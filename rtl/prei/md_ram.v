==> flow/design.v <==
`timescale 1ns/100ps
module rf_2p (
				clka    ,  
				cena_i  ,
		        addra_i ,
		        dataa_o ,
				clkb    ,     
				cenb_i  ,   
				wenb_i  ,   
				addrb_i	,  
				datab_i
);
parameter     		Word_Width=32;
parameter	  		Addr_Width=8;
input                     clka;       
input   		          cena_i;     
input   [Addr_Width-1:0]  addra_i;    
output	[Word_Width-1:0]  dataa_o;    
input                     clkb;       
input   		          cenb_i;     
input   		          wenb_i;     
input   [Addr_Width-1:0]  addrb_i;    
input   [Word_Width-1:0]  datab_i;    
reg    [Word_Width-1:0]   mem_array[(1<<Addr_Width)-1:0];
reg	   [Word_Width-1:0]  dataa_r;
always @(posedge clka) begin
	if (!cena_i)
		dataa_r <= mem_array[addra_i];
	else
		dataa_r <= 'bx;
end
assign dataa_o = dataa_r;
always @(posedge clkb) begin                
	if(!cenb_i && !wenb_i) 
		mem_array[addrb_i] <= datab_i;
end
endmodule
module md_ram (
    				clk     ,
    				wdata   ,
    				waddr   ,
    				we      ,
    				rd      ,
    				raddr   ,
    				rdata  
);
input                clk   ; 
input [31:0]		 wdata ;
input [3:0]          waddr ;
input   	         we    ;
input    	         rd    ;
input [3:0]          raddr ;
output [31:0]   	 rdata ;
rf_2p #(.Addr_Width(4), .Word_Width(32))	
	   rf_2p_32x16 (
				.clka    ( clk       ),  
				.cena_i  ( ~rd       ),
		        .addra_i ( raddr		),
		        .dataa_o ( rdata     ),
				.clkb    ( clk       ),     
				.cenb_i  ( ~we       ),  
				.wenb_i  ( ~we       ),   
				.addrb_i ( waddr	),
				.datab_i ( wdata     )
);
endmodule
# Step by step through the tools: md_ram
# What the tools print for md_ram, step after step.
# Lines are those of the file above, counted from 1.
# Operators carry their Yosys type and port widths (W data, S select, Z words).
# Library cell names are shortened.
# Not given: n/a
# design
top_module	md_ram
clk_port	clk
library	sky130hd
pvt_corner	tt_025C_1v80

# Word level
# Yosys after proc, flatten, opt, wreduce and memory -nomap, before mapping. Enables and synchronous resets that opt folds into registers are not counted as muxes. Memory bits, and registers merged into a memory's read port (data or address), are not among the register bits. Print and check cells are not counted. Equal cells are merged and count once.
# Memory sizes are those after Yosys's memory passes, which may raise the word count (mostly to a power of two), join words into wider ones and drop unused or constant bits.
# word_totals
out_inout_bits	32
memories	1
ff_bits	0
clocked_rd_ports_x_width	32
inputBits	43
word_cells	4
ramBits	512
# classes
muxes	3
# memory_table
name	words	width	read_ports	write_ports	line	source
rf_2p_32x16.mem_array	16	32	1	1	24	reg    [Word_Width-1:0]   mem_array[(1<<Addr_Width)-1:0];
# op_table
cell	count
$mux W32	1
$mux W4	1
$mux W1	1

# Depth
# Longest topological path by Yosys (ltp), each cell counted once; first at word level (registers and memories cut), then after technology mapping (sequential cells cut; the memories' decode and read muxes count).
# logic_depth
ltp_word	1
abc_area	0
ltp_mapped	5
ltp_nobuf	3

# Netlist
# Yosys stat after the flow's synthesis: flattened, memories mapped to cells. It holds for the ABC_AREA given above (unset counts as 0); a run with the other value may have another netlist.
# Totals and module areas in this step are rounded.
# synth_totals
synth_area_um2	20000
n_buf	43
ffs	544
cells	838
# by_type
cell	count	area_total_um2
edfxtp_1	512	1.54E+04
mux4_2	128	2.88E+03
dfxtp_1	32	640.614
a22oi_1	64	480.461
nand2_1	33	123.869
buf_4	11	82.579
clkbuf_1	17	63.811
nor2_1	13	48.797
buf_1	9	33.782
buf_6	2	22.522
buf_2	4	20.019
nor3_1	4	20.019
nand3b_1	2	15.014
nand2b_1	2	12.512
nor2b_1	2	12.512
or3b_2	1	8.758
and2_1	1	6.256
nand3_1	1	5.005
# By module: a second synthesis without flattening, with its own total; a netlist apart from the flattened one above.
# unflattened
hier_cells	842
area_unflattened_um2	20000
# Each row is one instance without its submodules.
# modules
module	mod_seq_area_um2	mod_area_um2	n_cells	n_inst
rf_2p	16000	20000	840	1
md_ram	0.0	7.5	2	1

# Timing after synthesis
# Path of least setup slack by OpenSTA after synthesis, without wires, with an ideal clock, recovery checks aside; 20% of the period is set as input and as output delay. Where synthesis merged equal registers, the netlist keeps one of their names.
# synth_timing
path_type	in2reg
from	input port waddr[2]
to	memory rf_2p_32x16.mem_array[0][0]
t_required_ps	4819
stages	2
setup_slack_ps	1044
arrival_ps	3774
clock_period_ps	5280
setup_time_ps	461
in_delay_ps	1056
path_delay_ps	3179
period_less_setup_slack_ps	4236
# "path_delay_ps" is the arrival time less input delay plus setup time.
# "stages" counts driving pins, that of a launching flip-flop among them; a cell with two outputs on the path counts twice.
# "period_less_setup_slack_ps" is the clock period less the worst setup slack; recovery checks do not enter. This is arithmetic on one report: input and output delays are still those of the set period (20% each).
# Between the ends stands the longest chain of elaborated cells between them, by number of cells; it is not shown to be the way that was timed. Of several equally long chains one is given.
# A line is the first line of the expression or statement that the cell stems from. Yosys adds cells for indexed reads and writes and turns some case tables into memories.
# synth_via
cell_sequence	or3b_2 nor3_1
elab_chain_len	1
# synth_lines
element	line	source
start, declared	49	input [3:0]          waddr ;
$mux W4	34	if(!cenb_i && !wenb_i)
end, declared	24	reg    [Word_Width-1:0]   mem_array[(1<<Addr_Width)-1:0];

# Path in the finished layout
# Path of least setup slack in the final report of run A (OpenROAD, finished layout, wires in). Where an end is a register, its clock arrival counts in the times.
# The report prints the path's times to 10 ps; the period is as set.
# layout_timing
path_type	in2reg
from	input port waddr[0]
to	memory rf_2p_32x16.mem_array[14][22]
stages	4
in_delay_ps	980
arrival_ps	3230
setup_time_ps	340
t_required_ps	5110
clock_period_ps	4900
setup_slack_ps	1880
# Between the ends stands the longest chain of elaborated cells between them, by number of cells; it is not shown to be the way that was timed. Of several equally long chains one is given.
# layout_via
cell_sequence	clkdlybuf4s50_1 nand2b_1 nor2_4 buf_4
elab_chain_len	1
# layout_lines
element	line	source
start, declared	49	input [3:0]          waddr ;
$mux W4	34	if(!cenb_i && !wenb_i)
end, declared	24	reg    [Word_Width-1:0]   mem_array[(1<<Addr_Width)-1:0];

Hand-over note for md_ram

2 stored runs of md_ram in the flow (synthesis by Yosys, layout by OpenROAD, sky130hd cells), in arbitrary order. Constraints: input delay and output delay 20% of the set period each, output load 0.01 pF.
By "timing.achieved_period_ps" is meant the clock period of the run minus its worst setup slack. This is arithmetic on one report: input and output delays are still those of the set period (20% each).
By "critical_path_time_ps" is meant the share of the clock period that the worst setup path is allowed (20% is reserved at inputs, 20% at outputs), minus its slack. Clock arrival times at its registers enter into it.
"power_total_mw": no workload was simulated; the value follows from the tool's default switching activity.
"critical_path_time_ps" is given in steps of 10 ps.
The measured numbers are rounded.

Run A, flow files:
==> flow/run.sh <==
#!/bin/bash
# the make line also repeats the synthesis and layout settings of config.mk as NAME=value (left out here)
make -C /OpenROAD-flow-scripts/flow DESIGN_CONFIG=/design/flow/config.mk WORK_HOME=/design/flow/orfs CLKGATE_MAP_FILE= finish
==> flow/config.mk <==
export PLATFORM = sky130hd
export DESIGN_NAME = md_ram
export DESIGN_NICKNAME = md_ram
export VERILOG_FILES = /design/flow/design.v
export SDC_FILE = /design/flow/constraint.sdc
export NUM_CORES = 4
export LEC_CHECK = 0
export CAP_MARGIN = 20
export CORE_MARGIN = 2
export CORE_UTILIZATION = 70
export SLEW_MARGIN = 20
==> flow/constraint.sdc <==
create_clock -name core_clock -period 4.9 [get_ports {clk}]
set_input_delay 0.9800 -clock core_clock [delete_from_list [all_inputs] [get_ports {clk}]]
set_output_delay 0.9800 -clock core_clock [all_outputs]
set_load 0.01 [all_outputs]

==> results of run A, as CSV <==
result,value
synth_chip_area_um2,20000
design.die.area_um2,30000
final_cell_area_um2,23000
utilization_frac,0.82
setup_worst_slack_ps,1900
tns_setup_ps,0
hold_ws_ps,670
power_total_mw,9.6
timing.achieved_period_ps,3020
critical_path_time_ps,2040
worst_setup_path_type,"in2reg"

Run B, flow files:
==> flow/run.sh <==
#!/bin/bash
# the make line also repeats the synthesis and layout settings of config.mk as NAME=value (left out here)
make -C /OpenROAD-flow-scripts/flow DESIGN_CONFIG=/design/flow/config.mk WORK_HOME=/design/flow/orfs CLKGATE_MAP_FILE= finish
==> flow/config.mk <==
export PLATFORM = sky130hd
export DESIGN_NAME = md_ram
export DESIGN_NICKNAME = md_ram
export VERILOG_FILES = /design/flow/design.v
export SDC_FILE = /design/flow/constraint.sdc
export NUM_CORES = 4
export LEC_CHECK = 0
export CAP_MARGIN = 20
export CELL_PAD_IN_SITES_DETAIL_PLACEMENT = 1
export CORE_MARGIN = 2
export CORE_UTILIZATION = 32
export GPL_ROUTABILITY_DRIVEN = 0
export HOLD_SLACK_MARGIN = 0.16
export PLACE_DENSITY_LB_ADDON = 0.08
export SLEW_MARGIN = 20
==> flow/constraint.sdc <==
create_clock -name core_clock -period 8.81 [get_ports {clk}]
set_input_delay 1.7620 -clock core_clock [delete_from_list [all_inputs] [get_ports {clk}]]
set_output_delay 1.7620 -clock core_clock [all_outputs]
set_load 0.01 [all_outputs]

==> results of run B, as CSV <==
result,value
synth_chip_area_um2,20000
design.die.area_um2,64000
final_cell_area_um2,24000
utilization_frac,0.38
setup_worst_slack_ps,5200
tns_setup_ps,0
hold_ws_ps,670
power_total_mw,5.6
timing.achieved_period_ps,3658
critical_path_time_ps,1900
worst_setup_path_type,"in2reg"

End of note.
