==> flow/design.v <==
`timescale 1ns/100ps
module ram_dp (
				clka    ,  
				cena_i  ,
		        oena_i  ,
		        wena_i  ,
		        addra_i ,
		        dataa_o ,
		        dataa_i ,
				clkb    ,     
				cenb_i  ,   
				oenb_i  ,   
				wenb_i  ,   
				addrb_i	,
				datab_o ,   
				datab_i
);
parameter     		Word_Width=32;
parameter	  		Addr_Width=8;
input                     clka;       
input   		          cena_i;     
input   		          oena_i;     
input   		          wena_i;     
input   [Addr_Width-1:0]  addra_i;    
input   [Word_Width-1:0]  dataa_i;    
output	[Word_Width-1:0]  dataa_o;    
input                     clkb;       
input   		          cenb_i;     
input   		          oenb_i;     
input   		          wenb_i;     
input   [Addr_Width-1:0]  addrb_i;    
input   [Word_Width-1:0]  datab_i;    
output	[Word_Width-1:0]  datab_o;    
reg    [Word_Width-1:0]   mem_array[(1<<Addr_Width)-1:0];
reg	   [Word_Width-1:0]  dataa_r;
reg	   [Word_Width-1:0]  datab_r;
always @(posedge clka) begin                
	if(!cena_i && !wena_i) 
		mem_array[addra_i] <= dataa_i;
end
always @(posedge clka) begin
	if (!cena_i && wena_i)
		dataa_r <= mem_array[addra_i];
	else
		dataa_r <= 'bx;
end
assign dataa_o = oena_i ? 'bz : dataa_r;
always @(posedge clkb) begin                
	if(!cenb_i && !wenb_i) 
		mem_array[addrb_i] <= datab_i;
end
always @(posedge clkb) begin   
	if (!cenb_i && wenb_i)
		datab_r <= mem_array[addrb_i];
	else
		datab_r <= 'bx;
end
assign datab_o = oenb_i ? 'bz : datab_r;
endmodule
`timescale 1ns/100ps
module prei_ram_dp_16x32(
	clk 		,
	wr_ena_i 	,  
	wr_adr_i 	,
	wr_dat_i 	,
	rd_ena_i 	,  
	rd_adr_i 	,
	rd_dat_o 	
);
	input 				clk 		;
	input 				wr_ena_i 	;
	input 	[4 	-1 :0] 	wr_adr_i 	;
	input 	[32 -1 :0]  wr_dat_i 	;
	input 				rd_ena_i 	;
	input 	[4  -1 :0]  rd_adr_i 	;
	output  [32 -1 :0]  rd_dat_o 	;
	wire 				cen_w 		;
	assign cen_w    = wr_ena_i && rd_ena_i ;
    ram_dp #(
        .Word_Width (   32        ),
        .Addr_Width (   4         )
        ) u_ram_dp(
            .clka       ( clk       ),  
            .cena_i     ( rd_ena_i  ),  
            .oena_i     ( 1'b0      ),
            .wena_i     ( 1'b1      ),
            .addra_i    ( rd_adr_i  ),
            .dataa_o    ( rd_dat_o  ),
            .dataa_i    (           ),
            .clkb       ( clk       ),     
            .cenb_i     ( wr_ena_i  ),   
            .oenb_i     ( 1'b0      ),   
            .wenb_i     ( wr_ena_i  ),   
            .addrb_i    ( wr_adr_i  ),
            .datab_o    (           ),   
            .datab_i    ( wr_dat_i  )
        );
endmodule 
# Reports on prei_ram_dp_16x32
# What the tools print for prei_ram_dp_16x32, step after step.
# Line numbers count from 1 in the design file above.
# A cell with - has no value.
[design]
top = "prei_ram_dp_16x32"
clk_port = "clk"
library = "sky130hd"
corner = "tt_025C_1v80"

# After elaboration
# Source: Yosys, flattened and elaborated, memories not mapped. Widths are those after wreduce; folded enables and synchronous resets count as part of the registers. Registers that Yosys merges into a memory's read port (data or address) are not register bits. Print and check cells do not count. Equal cells are merged and count once.
# Yosys's memory passes give these memory sizes; they may raise the number of words (mostly to a power of two), join words into wider ones and drop unused or constant bits.
[bits]
mem_count = 1
output_inout_bits = 32
word_cells = 4
romBits = 0
register_bits = 0
clocked_rd_ports_x_width = 32
ram_bits = 512
latch_bits = 0
in_bits = 43
[mem_list]
columns = ["memory", "words", "word_bits", "read_ports", "wr", "line_no", "rtl"]
rows = [
  ["u_ram_dp.mem_array", 16, 32, 1, 1, 34, "reg    [Word_Width-1:0]   mem_array[(1<<Addr_Width)-1:0];"],
]
[classes]
logic = 0
n_mux = 3
n_shift = 0
n_eq = 0
n_cmp = 0
reduce_logical = 0
addsub = 0
multipliers = 0
div_mod_pow = 0
[op_table]
columns = ["operator", "count"]
rows = [
  ["2-to-1 mux 32 bit", 1],
  ["2-to-1 mux 4 bit", 1],
  ["2-to-1 mux 1 bit", 1],
]

# Logic depth
# Yosys ltp: most cells in a row. Word level: on the elaborated netlist, between registers, memories and ports. Mapped: between sequential cells and ports; inverters and the memories' decode and read muxes count.
[depth]
word_depth = 1
abc_area = 0
ltp_mapped = 5

# Mapped cells and area
# Yosys stat after the flow's synthesis: flattened, memories mapped to cells. It holds for the ABC_AREA given above (unset counts as 0); a run with the other value may have another netlist.
[types]
columns = ["cell_type", "count", "area_total_um2"]
rows = [
  ["sky130_fd_sc_hd__edfxtp_1", 512, 1.54E+04],
  ["sky130_fd_sc_hd__mux4_2", 128, 2.88E+03],
  ["sky130_fd_sc_hd__dfxtp_1", 32, 640.614],
  ["sky130_fd_sc_hd__a22oi_1", 64, 480.461],
  ["sky130_fd_sc_hd__nand2_1", 34, 127.622],
  ["sky130_fd_sc_hd__clkbuf_1", 20, 75.072],
  ["sky130_fd_sc_hd__buf_4", 9, 67.565],
  ["sky130_fd_sc_hd__nor3_1", 10, 50.048],
  ["sky130_fd_sc_hd__buf_2", 8, 40.038],
  ["sky130_fd_sc_hd__buf_1", 9, 33.782],
  ["sky130_fd_sc_hd__nor2_1", 6, 22.522],
  ["sky130_fd_sc_hd__nand2b_1", 3, 18.768],
  ["sky130_fd_sc_hd__nor2b_1", 2, 12.512],
  ["sky130_fd_sc_hd__nor4_1", 2, 12.512],
  ["sky130_fd_sc_hd__nand3b_1", 1, 7.507],
  ["sky130_fd_sc_hd__and2_1", 1, 6.256],
  ["sky130_fd_sc_hd__or2_2", 1, 6.256],
  ["sky130_fd_sc_hd__nand3_1", 1, 5.005],
  ["sky130_fd_sc_hd__inv_1", 1, 3.754],
]
[mapped]
stdcells = 844
flip_flops = 544
yosys_area_um2 = 19867.8
sequential_area_um2 = 16015.4

# Worst setup path after synthesis
# Source: OpenSTA report_checks on the synthesized netlist (no wires, ideal clock, input and output delay 20% of the period each), path of least setup slack; recovery checks are left aside. Register names are those of the netlist, which keeps one name where synthesis merged equal registers.
[synth_path]
path_kind = "in2reg"
startpoint = "input port wr_ena_i"
endpoint = "memory u_ram_dp.mem_array[0][0]"
n_path_buf = 1
required_ns = 4.408
path_slack_ns = -0.071
setup_time_ns = 0.502
launch_ns = 0.982
clock_period_ns = 4.91
input_delay_ns = 0.982
t_arrival_ns = 4.479
path_stages = 3
delay_ns = 3.999
synth_period_reached_ns = 4.981
# "delay_ns" is the arrival time less input delay plus setup time.
# "path_stages" counts driving pins, that of a launching flip-flop among them; a cell with two outputs on the path counts twice.
# "synth_period_reached_ns" is the clock period less the worst setup slack; recovery checks do not enter. This is arithmetic on one report: input and output delays are still those of the set period (20% each).
# The rows between start and end are the longest chain of elaborated cells between them; the timing report does not say that the signal goes this way. Where chains are equally long, one stands for them.
# A line is the first line of the expression or statement that the cell stems from. Yosys adds cells for indexed reads and writes and turns some case tables into memories.
# The path ends at the enable pin of a flip-flop; only ways to that pin are counted.
[synth_between]
path_cell_list = "sky130_fd_sc_hd__or2_2 > sky130_fd_sc_hd__clkbuf_1 > sky130_fd_sc_hd__nor4_1"
elab_chain_cells = 1
[synth_rtl]
columns = ["item", "line_no", "rtl"]
rows = [
  ["start: declaration", 71, "input wr_ena_i ;"],
  ["2-to-1 mux 4 bit", 49, "if(!cenb_i && !wenb_i)"],
  ["end: declaration", 34, "reg    [Word_Width-1:0]   mem_array[(1<<Addr_Width)-1:0];"],
]

# Worst path after layout
# Path of least setup slack in the final report of stored run 1 (OpenROAD, finished layout, wires in). Where an end is a register, its clock arrival counts in the times.
[layout_path]
path_kind = "in2reg"
startpoint = "input port wr_adr_i[2]"
endpoint = "memory u_ram_dp.mem_array[7][9]"
n_path_buf = 4
launch_ns = 1.35
path_stages = 6
t_arrival_ns = 3.74
setup_time_ns = 0.29
clock_period_ns = 6.77
input_delay_ns = 1.35
path_slack_ns = 3.32
required_ns = 7.07
# The rows between start and end are the longest chain of elaborated cells between them; the timing report does not say that the signal goes this way. Where chains are equally long, one stands for them.
[layout_between]
path_cell_list = "sky130_fd_sc_hd__clkdlybuf4s50_1 > sky130_fd_sc_hd__clkbuf_1 > sky130_fd_sc_hd__inv_1 > sky130_fd_sc_hd__nor3_2 > sky130_fd_sc_hd__buf_4 > sky130_fd_sc_hd__buf_4"
elab_chain_cells = 1
[layout_rtl]
columns = ["item", "line_no", "rtl"]
rows = [
  ["start: declaration", 72, "input [4 -1 :0] wr_adr_i ;"],
  ["2-to-1 mux 4 bit", 49, "if(!cenb_i && !wenb_i)"],
  ["end: declaration", 34, "reg    [Word_Width-1:0]   mem_array[(1<<Addr_Width)-1:0];"],
]

# Measured data: module prei_ram_dp_16x32, platform sky130hd, 2 stored runs of the flow under differing settings, order arbitrary. Input and output delays are each 20% of the period that was set; the output load is 0.01 pF.
# "clock_period_reached_ns" means the clock period less the worst setup slack. The figure is calculated, with input and output delays left at 20% of the set period.
# "worst_path_ns" is the time allowed to the run's worst setup path (the clock period less input and output delay, where it has them) less its slack. Clock arrival times count: a late capture clock shortens it, a late launch clock lengthens it.
# "power.total_mw": no workload was simulated; the value follows from the tool's default switching activity.

[[run]]
name = "stored run 1"
[run.settings]
period_ns = 6.77
CORE_UTILIZATION = 52
PLACE_DENSITY_LB_ADDON = 0.2
CORE_MARGIN = 7
CELL_PAD_IN_SITES_GLOBAL_PLACEMENT = 3
CELL_PAD_IN_SITES_DETAIL_PLACEMENT = 1
GPL_TIMING_DRIVEN = 0
CTS_CLUSTER_SIZE = 34
CTS_CLUSTER_DIAMETER = 70
CAP_MARGIN = 0
SLEW_MARGIN = 20
[run.results]
yosys.chip_area_um2 = 19867.8
design_die_area_um2 = 43875.6
final_stdcell_area_um2 = 22899.5
utilization_pct = 60.8
fin_ws_ns = 3.321
fin_tns_ns = 0.000
hold_worst_slack_ns = 0.675
power.total_mw = 6.238
clock_period_reached_ns = 3.449
worst_path_ns = 2.10
critical_path_type = "in2reg"

[[run]]
name = "stored run 2"
[run.settings]
period_ns = 5.37
CORE_UTILIZATION = 34
PLACE_DENSITY_LB_ADDON = 0.21
CORE_MARGIN = 6
CELL_PAD_IN_SITES_GLOBAL_PLACEMENT = 3
GPL_TIMING_DRIVEN = 1
CTS_CLUSTER_SIZE = 11
CTS_CLUSTER_DIAMETER = 253
MIN_ROUTING_LAYER = "met1"
CAP_MARGIN = 20
SLEW_MARGIN = 20
[run.results]
yosys.chip_area_um2 = 19867.8
design_die_area_um2 = 64378.9
final_stdcell_area_um2 = 23306.1
utilization_pct = 40.4
fin_ws_ns = 2.210
fin_tns_ns = 0.000
hold_worst_slack_ns = 0.676
power.total_mw = 8.739
clock_period_reached_ns = 3.160
worst_path_ns = 2.09
critical_path_type = "in2reg"
